==> flow/design.v <==
module ddr3_sr4 #(
parameter PIPE_LEN=7
)(
input wire        clk,
input wire [3:0] shift_in,
output wire[3:0] shift_out
);
reg [PIPE_LEN-1:0] d0;
reg [PIPE_LEN-1:0] d1;
reg [PIPE_LEN-1:0] d2;
reg [PIPE_LEN-1:0] d3;
always @(posedge clk)
begin
  d3  <={shift_in[ 3],d3[PIPE_LEN-1:1]};
  d2  <={shift_in[ 2],d2[PIPE_LEN-1:1]};
  d1  <={shift_in[ 1],d1[PIPE_LEN-1:1]};
  d0  <={shift_in[ 0],d0[PIPE_LEN-1:1]};
end    
assign shift_out={d3[0],d2[0],d1[0],d0[0]};
endmodule
# Tool chain data of ddr3_sr4
# Tool output for the design above, in the order of the flow.
# Lines are those of the file above, counted from 1.
# Not given: -
# design
top_module	ddr3_sr4
clock_port	clk
cell_library	sky130hd
corner	tt_025C_1v80

# Elaborated design
# Source: Yosys, flattened and elaborated, memories not mapped. Widths are those after wreduce; folded enables and synchronous resets count as part of the registers. Registers that Yosys merges into a memory's read port (data or address) are not register bits. Print and check cells do not count. Equal cells are merged and count once.
# word_totals
register_bits	28
out_inout_bits	4
elab_cells	4
in_bits	5

# Longest topological paths
# Depth = most cells in a row (Yosys ltp): at word level without a register or memory, in the mapped netlist without a sequential cell, where the memories' decode and read muxes count.
# logic_depth
depth_word	0
abc_area	0
mapped_depth	1
ltp_nobuf	0

# Synthesis result
# The flow's flattened synthesis, as Yosys stat reports it; memories are mapped. The netlist is that of the ABC_AREA named above (0 if unset); the other value can give another one.
# synth_totals
stdcells	32
seq_area_um2	560.5
yosys_area_um2	590.6
n_buf	4
flip_flops	28
# types
cell	n	type_area_um2
sky130_fd_sc_hd__dfxtp_1	28	560.538
sky130_fd_sc_hd__buf_4	4	30.029

# Timing after synthesis
# OpenSTA on the mapped netlist: ideal clock, no wires. The path of least setup slack (recovery checks aside). Input and output delay are each 20% of the period. Register names are those of the netlist, which keeps one name where synthesis merged equal registers.
# synth_timing
path_kind	register to output
startpoint	reg d0[0]
endpoint	out shift_out[0]
slack_ps	251
path_delay_ps	401
stages	2
t_required_ps	652
out_delay_ps	163
launch_ps	0
clock_period_ps	815
arrival_time_ps	401
n_path_buf	1
period_less_setup_slack_ps	564
# "path_delay_ps" is the arrival time less input delay plus setup time.
# At an output port there is no setup time.
# "stages": output pins that drive a net of the path, with the launching flip-flop's if there is one; two outputs of one cell count as two.
# "period_less_setup_slack_ps" = period - worst setup slack (recovery checks aside). The figure is calculated, with input and output delays left at 20% of the set period.
# synth_between
path_cell_list	sky130_fd_sc_hd__dfxtp_1 sky130_fd_sc_hd__buf_4
elab_chain_cells	0
cells_between	0
lines_between	0
# synth_rtl
element	line	source
start: declaration	8	reg [PIPE_LEN-1:0] d0;
start: assignment	17	d0  <={shift_in[ 0],d0[PIPE_LEN-1:1]};
end: declaration	6	output wire[3:0] shift_out

# Timing after layout
# From the final timing report of job 1: the path of least setup slack in the routed layout; clock arrival at registers is part of the times.
# The report prints the path's times to 10 ps; the period is as set.
# layout_timing
path_kind	register to output
startpoint	reg d2[0]
endpoint	out shift_out[2]
out_delay_ps	90
n_path_buf	1
arrival_time_ps	790
t_required_ps	370
slack_ps	-420
stages	2
launch_ps	320
clock_period_ps	468
# layout_between
path_cell_list	sky130_fd_sc_hd__dfxtp_2 sky130_fd_sc_hd__buf_6
elab_chain_cells	0
cells_between	0
lines_between	0
# layout_rtl
element	line	source
start: declaration	10	reg [PIPE_LEN-1:0] d2;
start: assignment	15	d2  <={shift_in[ 2],d2[PIPE_LEN-1:1]};
end: declaration	6	output wire[3:0] shift_out

Design ddr3_sr4 on sky130hd. What follows are 2 stored runs of the flow, each under its own settings; their order means nothing. The constraints put input and output delay at 20% of the set period each and load the outputs with 0.01 pF.
"worst_setup_path_time_ps" is the time allowed to the run's worst setup path (the clock period less input and output delay, where it has them) less its slack. Clock arrival times count: a late capture clock shortens it, a late launch clock lengthens it.
"worst_setup_path_time_ps" is given in steps of 10 ps.

Job 1, flow files:
==> flow/run.sh <==
#!/bin/bash
# the make line also repeats the synthesis and layout settings of config.mk as NAME=value (left out here)
make -C /OpenROAD-flow-scripts/flow DESIGN_CONFIG=/design/flow/config.mk WORK_HOME=/design/flow/orfs CLKGATE_MAP_FILE= finish
==> flow/config.mk <==
export PLATFORM = sky130hd
export DESIGN_NAME = ddr3_sr4
export DESIGN_NICKNAME = ddr3_sr4
export VERILOG_FILES = /design/flow/design.v
export SDC_FILE = /design/flow/constraint.sdc
export NUM_CORES = 4
export LEC_CHECK = 0
export CAP_MARGIN = 20
export CELL_PAD_IN_SITES_DETAIL_PLACEMENT = 0
export CORE_MARGIN = 8
export CORE_UTILIZATION = 55
export CTS_CLUSTER_DIAMETER = 225
export CTS_CLUSTER_SIZE = 68
export GPL_TIMING_DRIVEN = 1
export MAX_ROUTING_LAYER = met5
export PLACE_DENSITY_LB_ADDON = 0.03
export SETUP_SLACK_MARGIN = 0.08
export SLEW_MARGIN = 15
==> flow/constraint.sdc <==
create_clock -name core_clock -period 0.468 [get_ports {clk}]
set_input_delay 0.0936 -clock core_clock [delete_from_list [all_inputs] [get_ports {clk}]]
set_output_delay 0.0936 -clock core_clock [all_outputs]
set_load 0.01 [all_outputs]

==> results of job 1, as CSV <==
result,value
post_synth_area_um2,590.6
timing.setup.ws_ps,-420
total_die_area_um2,2378.5
worst_setup_path_time_ps,790
path_kind,"register to output"
ws_hold_ps,177
finalCellArea_um2,678.1
setupTns_ps,-1667

Job 2, flow files:
==> flow/run.sh <==
#!/bin/bash
# the make line also repeats the synthesis and layout settings of config.mk as NAME=value (left out here)
make -C /OpenROAD-flow-scripts/flow DESIGN_CONFIG=/design/flow/config.mk WORK_HOME=/design/flow/orfs CLKGATE_MAP_FILE= finish
==> flow/config.mk <==
export PLATFORM = sky130hd
export DESIGN_NAME = ddr3_sr4
export DESIGN_NICKNAME = ddr3_sr4
export VERILOG_FILES = /design/flow/design.v
export SDC_FILE = /design/flow/constraint.sdc
export NUM_CORES = 4
export LEC_CHECK = 0
export CAP_MARGIN = 15
export CELL_PAD_IN_SITES_GLOBAL_PLACEMENT = 1
export CORE_MARGIN = 2
export CORE_UTILIZATION = 69
export GPL_ROUTABILITY_DRIVEN = 0
export GPL_TIMING_DRIVEN = 1
export MIN_ROUTING_LAYER = met2
export PLACE_DENSITY_LB_ADDON = 0.07
export SLEW_MARGIN = 20
export TNS_END_PERCENT = 75
==> flow/constraint.sdc <==
create_clock -name core_clock -period 0.459 [get_ports {clk}]
set_input_delay 0.0918 -clock core_clock [delete_from_list [all_inputs] [get_ports {clk}]]
set_output_delay 0.0918 -clock core_clock [all_outputs]
set_load 0.01 [all_outputs]

Job 2: not finished: floorplanning ended with error PDN-0185
